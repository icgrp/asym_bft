==> flow/design.v <==
module SynFIFO (
	clk,
	rst_n,
	rdata, 
	wfull, 
	rempty, 
	wdata,
	winc, 
	rinc
	);
parameter DSIZE = 8;
parameter ASIZE = 2;
parameter MEMDEPTH = 1<<ASIZE;
output [DSIZE-1:0] rdata;
output wfull;
output rempty;
input [DSIZE-1:0] wdata;
input winc, rinc, clk, rst_n;
reg [ASIZE:0] wptr;
reg [ASIZE:0] rptr;
reg [DSIZE-1:0] ex_mem [0:MEMDEPTH-1];
wire wfull_r;
wire [ASIZE:0] wptr_1;
always @(posedge clk or negedge rst_n)
	if (!rst_n) wptr <= 0;
	else if (winc && !wfull_r) begin
		ex_mem[wptr[ASIZE-1:0]] <= wdata;
		wptr <= wptr+1;
	end
always @(posedge clk or negedge rst_n)
	if (!rst_n) rptr <= 0;
	else if (rinc && !rempty) rptr <= rptr+1;
assign wptr_1 = wptr + 1;	
assign rdata = ex_mem[rptr[ASIZE-1:0]];
assign rempty = (rptr == wptr);
assign wfull = ((wptr_1[ASIZE-1:0] == rptr[ASIZE-1:0]) && (wptr_1[ASIZE] != rptr[ASIZE]) && winc) || wfull_r;
assign wfull_r = (wptr[ASIZE-1:0] == rptr[ASIZE-1:0]) && (wptr[ASIZE] != rptr[ASIZE]);
endmodule
---- Step by step through the tools: SynFIFO ----
Tool output for the design above, in the order of the flow.
Line numbers count from 1 in the design file above.
Library cell names are shortened.
A cell with -- has no value.
inputs
  top ..................................... SynFIFO
  clock port .............................. clk
  standard-cell library ................... sky130hd
  library corner .......................... tt_025C_1v80

---- Word level ----
Yosys after proc, flatten, opt, wreduce and memory -nomap, before mapping. Enables and synchronous resets that opt folds into registers are not counted as muxes. Print and check cells are not counted. Equal cells are merged and count once.
storage and ports
  flip-flop bits (word level) ............. 38
  input bits .............................. 12
cells by class
  add/subtract/negate cells ............... 2
  eq/ne operators ......................... 11
  reduce/logical cells .................... 14
  muxes and demuxes ....................... 1
operators by type and width
  cell                                                      number
  8-bit parallel mux with 4-bit select                      1
  3-bit AND reduction                                       4
  2-bit == test with constant B                             4
  3-bit by 1-bit adder with 3-bit output with constant B    2
  1-bit logical AND                                         5
  2-bit by 1-bit == test with 1-bit output with constant B  2
  2-bit == test                                             2
  2-bit zero test                                           2
  3-bit == test                                             1
  1-bit != test                                             2
  1-bit zero test                                           2
  1-bit logical OR                                          1

---- Longest topological paths ----
Longest topological path by Yosys (ltp), each cell counted once; first at word level (registers and memories cut), then after technology mapping (sequential cells cut; the memories' decode and read muxes count).
logic depth
  depth after elaboration ................. 5
  ABC_AREA ................................ 0
  mapped depth ............................ 5
  depth with buffers taken out ............ 5

---- Netlist ----
The flow's flattened synthesis, as Yosys stat reports it; memories are mapped. The netlist is that of the ABC_AREA named above (0 if unset); the other value can give another one.
Totals and module areas in this step are rounded.
mapped netlist
  sequential part of the area ............. 1111 µm²
  cell count .............................. 111
  flip-flops .............................. 38
  chip area (Yosys) ....................... 1708 µm²
  buffer cells ............................ 4
cells by type
  cell type  number
  edfxtp_1   32
  dfrtp_1    6
  ha_1       8
  a222oi_1   8
  mux2i_1    8
  xnor2_1    7
  inv_1      14
  xor2_2     2
  and4_1     3
  o31ai_1    3
  o311ai_1   2
  xor2_1     2
  o41ai_2    1
  a21oi_1    3
  clkbuf_1   4
  mux2_2     1
  or3_4      1
  o32ai_1    1
Other cell types: 5; their cells: 5.

---- Timing after synthesis ----
OpenSTA on the mapped netlist: ideal clock, no wires. The path of least setup slack (recovery checks aside). Input and output delay are each 20% of the period. Register names are those of the netlist, which keeps one name where synthesis merged equal registers.
path after synthesis
  path kind ............................... register to output
  from .................................... register rptr[0]
  to ...................................... output rdata[0]
  stages .................................. 5
  required time ........................... 2.232 ns
  slack ................................... 0.852 ns
  path buffers ............................ 1
  arrival ................................. 1.380 ns
  path delay .............................. 1.380 ns
  clock period ............................ 2.79 ns
  launch time at the first pin ............ 0.000 ns
  period reached after synthesis .......... 1.938 ns
"path delay" = arrival - input delay + setup time.
A path that ends at an output port has no setup time.
"stages": output pins that drive a net of the path, with the launching flip-flop's if there is one; two outputs of one cell count as two.
"period reached after synthesis" is the clock period less the worst setup slack; recovery checks do not enter. This is arithmetic on one report: input and output delays are still those of the set period (20% each).
Between the ends stands the longest chain of elaborated cells between them, by number of cells; it is not shown to be the way that was timed. Of several equally long chains one is given.
A line is the first line of the expression or statement that the cell stems from. Yosys adds cells for indexed reads and writes and turns some case tables into memories.
on the way, after synthesis
  path through ............................ dfrtp_1 > inv_1 > ha_1 > clkbuf_1 > mux2i_1
  length of the longest elaborated chain .. 2
  elaborated cells on any way between the ends .. 5
  source lines of those cells ............. 1
  those cells by class .................... 3 x eq/ne; 1 x mux; 1 x reduce/logical
ends and longest elaborated chain, after synthesis
  what                                  line  text
  from (decl)                           20    reg [ASIZE:0] rptr;
  from (assign)                         31    if (!rst_n) rptr <= 0;
  from (assign)                         32    else if (rinc && !rempty) rptr <= rptr+1;
  2-bit == test                         34    assign rdata = ex_mem[rptr[ASIZE-1:0]];
  8-bit parallel mux with 4-bit select  34
  to (decl)                             14    output [DSIZE-1:0] rdata;

---- Timing after layout ----
Path of least setup slack in the final report of run A (OpenROAD, finished layout, wires in). Where an end is a register, its clock arrival counts in the times.
path post-layout
  path kind ............................... register to output
  from .................................... register rptr[0]
  to ...................................... output rdata[6]
  clock period ............................ 2.35 ns
  arrival ................................. 1.79 ns
  stages .................................. 6
  launch time at the first pin ............ 0.28 ns
  path buffers ............................ 2
  slack ................................... 0.09 ns
  required time ........................... 1.88 ns
Between the ends stands the longest chain of elaborated cells between them, by number of cells; it is not shown to be the way that was timed. Of several equally long chains one is given.
on the way, post-layout
  path through ............................ dfrtp_2 > ha_4 > buf_4 > a222oi_1 > mux2i_1 > dlygate4sd2_1
  length of the longest elaborated chain .. 2
  elaborated cells on any way between the ends .. 5
  source lines of those cells ............. 1
  those cells by class .................... 3 x eq/ne; 1 x mux; 1 x reduce/logical
ends and longest elaborated chain, post-layout
  what                                  line  text
  from (decl)                           20    reg [ASIZE:0] rptr;
  from (assign)                         31    if (!rst_n) rptr <= 0;
  from (assign)                         32    else if (rinc && !rempty) rptr <= rptr+1;
  2-bit == test                         34    assign rdata = ex_mem[rptr[ASIZE-1:0]];
  8-bit parallel mux with 4-bit select  34
  to (decl)                             14    output [DSIZE-1:0] rdata;

Appendix: measured runs

2 stored runs of SynFIFO in the flow (synthesis by Yosys, layout by OpenROAD, sky130hd cells), in arbitrary order. Constraints: input delay and output delay 20% of the set period each, output load 0.01 pF.
"achieved period" means the clock period less the worst setup slack. The figure is calculated, with input and output delays left at 20% of the set period.
"time used up by the worst setup path" is the time allowed to the run's worst setup path (the clock period less input and output delay, where it has them) less its slack. Clock arrival times count: a late capture clock shortens it, a late launch clock lengthens it.
By "power" is meant OpenSTA's value without simulated activity: inputs other than the clock are taken to toggle once in ten clock periods, and the tool carries that through the logic.
The results are shown rounded.

---- run A ----
settings
  period_ns = 2.35
  CAP_MARGIN = 20
  CORE_MARGIN = 2
  CORE_UTILIZATION = 40
  SLEW_MARGIN = 20
results
  time used up by the worst setup path .... 1.79 ns
  critical path type ...................... register to output
  standard-cell area after layout ......... 2183 µm²
  utilization ............................. 53.8 %
  die outline area ........................ 4809 µm²
  Yosys chip area after synthesis ......... 1708 µm²
  worst setup slack after layout .......... 0.086 ns
  setup total negative slack .............. 0.000 ns
  power ................................... 2734 uW
  achieved period ......................... 2.264 ns

---- run B ----
settings
  period_ns = 1.69
  CORE_UTILIZATION = 51
  SETUP_SLACK_MARGIN = 0.35
  PLACE_DENSITY_LB_ADDON = 0.28
  CORE_ASPECT_RATIO = 0.59
  CELL_PAD_IN_SITES_GLOBAL_PLACEMENT = 3
  TNS_END_PERCENT = 75
  ABC_AREA = 0
  GPL_TIMING_DRIVEN = 0
  MAX_ROUTING_LAYER = met5
  CAP_MARGIN = 20
  CORE_MARGIN = 2
  SLEW_MARGIN = 20
results
  time used up by the worst setup path .... 1.69 ns
  critical path type ...................... register to output
  standard-cell area after layout ......... 2387 µm²
  utilization ............................. 73.2 %
  die outline area ........................ 3844 µm²
  Yosys chip area after synthesis ......... 1708 µm²
  worst setup slack after layout .......... -0.340 ns
  setup total negative slack .............. -5.192 ns
  power ................................... 4698 uW
  achieved period ......................... 2.030 ns
