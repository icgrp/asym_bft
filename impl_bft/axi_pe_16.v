==> flow/design.v <==
module gen_nw_top # (
	parameter arm_data_width = 48,
	parameter num_leaves= 16,
	parameter payload_sz= 43,  
	parameter p_sz= 48,  
	parameter addr= 0,
	parameter level= 0
	)(
	input clk,
	input [arm_data_width-1:0] data_in,
	output reg [arm_data_width-1:0] data_out,
	input start,
	input reset
);
	wire [p_sz*16-1:0] pe_interface;
	wire [p_sz*16-1:0] interface_pe;
	wire [16-1:0] resend;
	wire [p_sz-1:0] data_out_wire;
	always@(*)begin
		data_out = 0;
		if(data_out_wire[p_sz-1])
			data_out[p_sz-2:0] = data_out_wire[p_sz-2:0];
	end
	pe_start #(
		.num_leaves(num_leaves),
		.payload_sz(payload_sz),
		.p_sz(p_sz)
		)pe_0(
		.clk(clk),
		.reset(reset),
		.pe_interface(pe_interface[p_sz-1:0]),
		.interface_pe(interface_pe[p_sz-1:0]),
		.resend(resend[0]),
		.start(start),
		.data_in(data_in),
		.data_out(data_out_wire)
		);
	genvar i;
	generate
	for (i= 1; i < num_leaves; i= i + 1) begin
		pe_shift #(
		.num_leaves(num_leaves),
		.payload_sz(payload_sz),
		.p_sz(p_sz)
		)pe_1(
		.clk(clk),
		.reset(reset),
		.pe_interface(pe_interface[i*p_sz+:p_sz]),
		.interface_pe(interface_pe[i*p_sz+:p_sz]),
		.resend(resend[i])
		);
	end
	endgenerate
	gen_nw #(
		.num_leaves(num_leaves),
		.payload_sz(payload_sz),
		.p_sz(p_sz),
		.addr(1'b0),
		.level(0)
	)gen_nw_1(
		.clk(clk),
		.reset(reset),
		.pe_interface(pe_interface),
		.interface_pe(interface_pe),
		.resend(resend)
	);
endmodule
module pe_shift # (
	parameter num_leaves= 16,
	parameter payload_sz= 43,
	parameter p_sz= 1 + $clog2(num_leaves) + payload_sz  
	)(
	input clk,
	input reset,
	output reg [p_sz-1:0] pe_interface,
	input [p_sz-1:0]interface_pe,
	input resend
);
	always@(posedge clk or posedge reset) begin
		if(reset) begin
			pe_interface <= 0;
		end else begin
				if (resend) begin
					pe_interface <= 0;
				end else begin   
					pe_interface[31:0] <= interface_pe[31:0] + 1;  
					pe_interface[p_sz-2-$clog2(num_leaves):p_sz-1-2*$clog2(num_leaves)] <= interface_pe[p_sz-2-$clog2(num_leaves):p_sz-1-2*$clog2(num_leaves)];  
					pe_interface[p_sz-2:p_sz-1-$clog2(num_leaves)] <= interface_pe[p_sz-2:p_sz-1-$clog2(num_leaves)] + 1;  
					pe_interface[p_sz-1] <= interface_pe[p_sz-1];  
				end
			end
		end
endmodule
module pe_start # (
	parameter num_leaves= 16,
	parameter payload_sz= 43,
	parameter p_sz= 1 + $clog2(num_leaves) + payload_sz
	)(
	input clk,
	input reset,
	output reg [p_sz-1:0] pe_interface,
	input [p_sz-1:0]interface_pe,
	input resend,
	input start,
	input [p_sz-1:0] data_in,
	output reg [p_sz-1:0] data_out
);
	reg start_1, start_2;
	always@(posedge clk or posedge reset) begin
		if(reset) begin
			start_1 <= 0;
			start_2 <= 0;
			pe_interface <= 0;
		end else begin
			{start_2, start_1} <= {start_1, start};
			pe_interface[p_sz-1] <= start_2 ^ start_1;
			pe_interface[p_sz-2:0] <= data_in[p_sz-2:0];
		end
	end
	always@(posedge clk or posedge reset) begin
		if(reset) begin
			data_out <= 0;
		end else begin
			if(interface_pe[p_sz-1]) data_out <= interface_pe;
		end
	end 
endmodule
* Tool chain data of pe_shift
Tool output for the design above, in the order of the flow.
Lines are those of the file above, counted from 1.
Library cell names are shortened.
Not given: --
- Top :: pe_shift
- Clock port :: clk
- Cell library :: sky130hd
- Library corner :: tt_025C_1v80

* Elaborated design
Counts by Yosys on the flattened word-level netlist (proc, flatten, opt, wreduce; memories kept). Register bits leave out memories and registers merged into their read ports (data or address); mux counts leave out enables and synchronous resets folded into registers. Print and check cells are left out. Cells with the same type and inputs are merged into one.
- Latch bits :: 0
- Register bits after elaboration :: 41
- Cells after elaboration :: 7
- Bits in read-only memories :: 0
- Bits in writable memories :: 0
- Clocked read ports x word width :: 0
- Memory cells :: 0
- Reductions and logical operators :: 0
- Multiply operators :: 0
- Div/mod/pow operators :: 0
- Bitwise logic cells :: 0
- Add/sub/neg operators :: 2
- Muxes and demuxes :: 4
- Eq/ne operators :: 0
- Shift-type cells :: 0
- Order comparisons :: 0
** Operator list (count)
- 32-bit by 1-bit adder with 32-bit output (second input constant) :: 1
- 32-bit two-way mux :: 1
- 4-bit two-way mux :: 2
- 4-bit by 1-bit adder with 4-bit output (second input constant) :: 1
- 1-bit two-way mux :: 1

* Depth
Yosys ltp: most cells in a row. Word level: on the elaborated netlist, between registers, memories and ports. Mapped: between sequential cells and ports; inverters and the memories' decode and read muxes count.
- Word-level depth :: 2
- ABC_AREA :: 1
- Gate-level depth with buffers :: 8
- Depth with buffers taken out :: 8

* Netlist
Source: synth_stat.txt of the flow (Yosys; design flattened, memories mapped). It holds for the ABC_AREA given above (unset counts as 0); a run with the other value may have another netlist.
The area totals of this step are shown rounded.
** Cell types (count)
- dfrtp_1 :: 41
- nor2_1 :: 73
- nand2_1 :: 69
- nor2_4 :: 10
- a21oi_1 :: 18
- inv_1 :: 22
- nand3_1 :: 15
- buf_4 :: 7
- xor2_1 :: 5
- ha_1 :: 2
- nand2_2 :: 4
- nand2_4 :: 2
- and2_1 :: 3
- o21a_1 :: 2
- nor2_2 :: 2
- or2_1 :: 2
- clkbuf_1 :: 3
- o21ai_0 :: 2
Not listed: further types 7, cells in them 7.
- Sequential part of the area :: 1030 sq um
- Cell count :: 289
- Synthesis area :: 2210 sq um
- Flip-flops :: 41

* Timing after synthesis
Path of least setup slack by OpenSTA after synthesis, without wires, with an ideal clock, recovery checks aside; 20% of the period is set as input and as output delay. Where synthesis merged equal registers, the netlist keeps one of their names.
- Kind :: input-to-reg
- Start point :: input port interface_pe[0]
- End point :: register pe_interface[12]
- Path delay :: 0.943 ns
- Driving pins on the path :: 7
- Arrival :: 1.670 ns
- Clock period :: 4.23 ns
- Time at the first pin :: 0.846 ns
- Path slack :: 2.441 ns
- Path buffers :: 0
- External input delay :: 0.846 ns
- Required time :: 4.111 ns
- Synthesis period reached :: 1.789 ns
"path delay" = arrival - input delay + setup time.
"driving pins on the path": output pins that drive a net of the path, with the launching flip-flop's if there is one; two outputs of one cell count as two.
"synthesis period reached" = period - worst setup slack (recovery checks aside). The figure is calculated, with input and output delays left at 20% of the set period.
Between the ends stands the longest chain of elaborated cells between them, by number of cells; it is not shown to be the way that was timed. Of several equally long chains one is given.
A line is the first line of the expression or statement that the cell stems from. Yosys adds cells for indexed reads and writes and turns some case tables into memories.
A register here has more assigning lines than the two given.
- Cell sequence :: ha_1 nand2_1 nor2_4 nand2_4 nor2_4 or2_1 and2_1
- Length of the longest elaborated chain :: 2
- Elaborated cells between the ends (all ways) :: 2
- RTL lines with such cells :: 2
- Classes of those cells :: 1 x add/sub; 1 x mux
** Ends and longest elaborated chain, after synthesis
- from (decl) :: line 76 : input [p_sz-1:0]interface_pe,
- 32-bit by 1-bit adder with 32-bit output :: line 86 : pe_interface[31:0] <= interface_pe[31:0] + 1;
- 32-bit two-way mux :: line 83 : if (resend) begin
- to (assign) :: line 84 : pe_interface <= 0;
- to (assign) :: line 86
- to (decl) :: line 75 : output reg [p_sz-1:0] pe_interface,

* Path in the finished layout
Path of least setup slack in the final report of flow run B (OpenROAD, finished layout, wires in). Where an end is a register, its clock arrival counts in the times.
- Kind :: input-to-reg
- Start point :: input port interface_pe[0]
- End point :: register pe_interface[18]
- Driving pins on the path :: 9
- Path buffers :: 1
- Clock period :: 3.24 ns
- Path slack :: 1.25 ns
- External input delay :: 0.65 ns
- Required time :: 3.43 ns
- Arrival :: 2.18 ns
- Time at the first pin :: 0.65 ns
Between the ends stands the longest chain of elaborated cells between them, by number of cells; it is not shown to be the way that was timed. Of several equally long chains one is given.
A register here has more assigning lines than the two given.
- Cell sequence :: clkdlybuf4s50_1 ha_1 nand2_1 nor2_4 nand3_1 nor2_1 nand2_1 nand2_1 nor2_1
- Length of the longest elaborated chain :: 2
- Elaborated cells between the ends (all ways) :: 2
- RTL lines with such cells :: 2
- Classes of those cells :: 1 x add/sub; 1 x mux
** Ends and longest elaborated chain, post-layout
- from (decl) :: line 76 : input [p_sz-1:0]interface_pe,
- 32-bit by 1-bit adder with 32-bit output :: line 86 : pe_interface[31:0] <= interface_pe[31:0] + 1;
- 32-bit two-way mux :: line 83 : if (resend) begin
- to (assign) :: line 84 : pe_interface <= 0;
- to (assign) :: line 86
- to (decl) :: line 75 : output reg [p_sz-1:0] pe_interface,

==> runs of pe_shift <==
Stored flow runs of pe_shift (2 of them; Yosys, OpenROAD, sky130hd). They differ in their settings and are not a sequence. Constraints: input delay and output delay 20% of the set period each, output load 0.01 pF.
"reached clock period" is the run's clock period less its worst setup slack. It is reckoned from that one timing run; input and output delays stay at 20% of the period that was set.
Values from the reports are rounded here.

** Flow run A
- Settings :: period_ns=3.14; CORE_UTILIZATION=72; SETUP_SLACK_MARGIN=-0.16; PLACE_DENSITY_LB_ADDON=0.22; CORE_MARGIN=7; GPL_ROUTABILITY_DRIVEN=0; CTS_CLUSTER_SIZE=35; CTS_CLUSTER_DIAMETER=48; SLEW_MARGIN=35; MIN_ROUTING_LAYER=met1; MAX_ROUTING_LAYER=met5; CAP_MARGIN=20
- Outcome :: no final report: placement broke off with FLW-0024

** Flow run B
- Settings :: period_ns=3.24; CORE_UTILIZATION=48; PLACE_DENSITY_LB_ADDON=0.12; ABC_AREA=1; CTS_CLUSTER_SIZE=43; SLEW_MARGIN=40; CAP_MARGIN=20; CORE_MARGIN=2
- Mapped cell area after synthesis :: 2210 sq um
- Die footprint :: 5160 sq um
- Reached clock period :: 1.988 ns
- Standard-cell area after layout :: 3220 sq um
- Worst setup slack after layout :: 1.25 ns
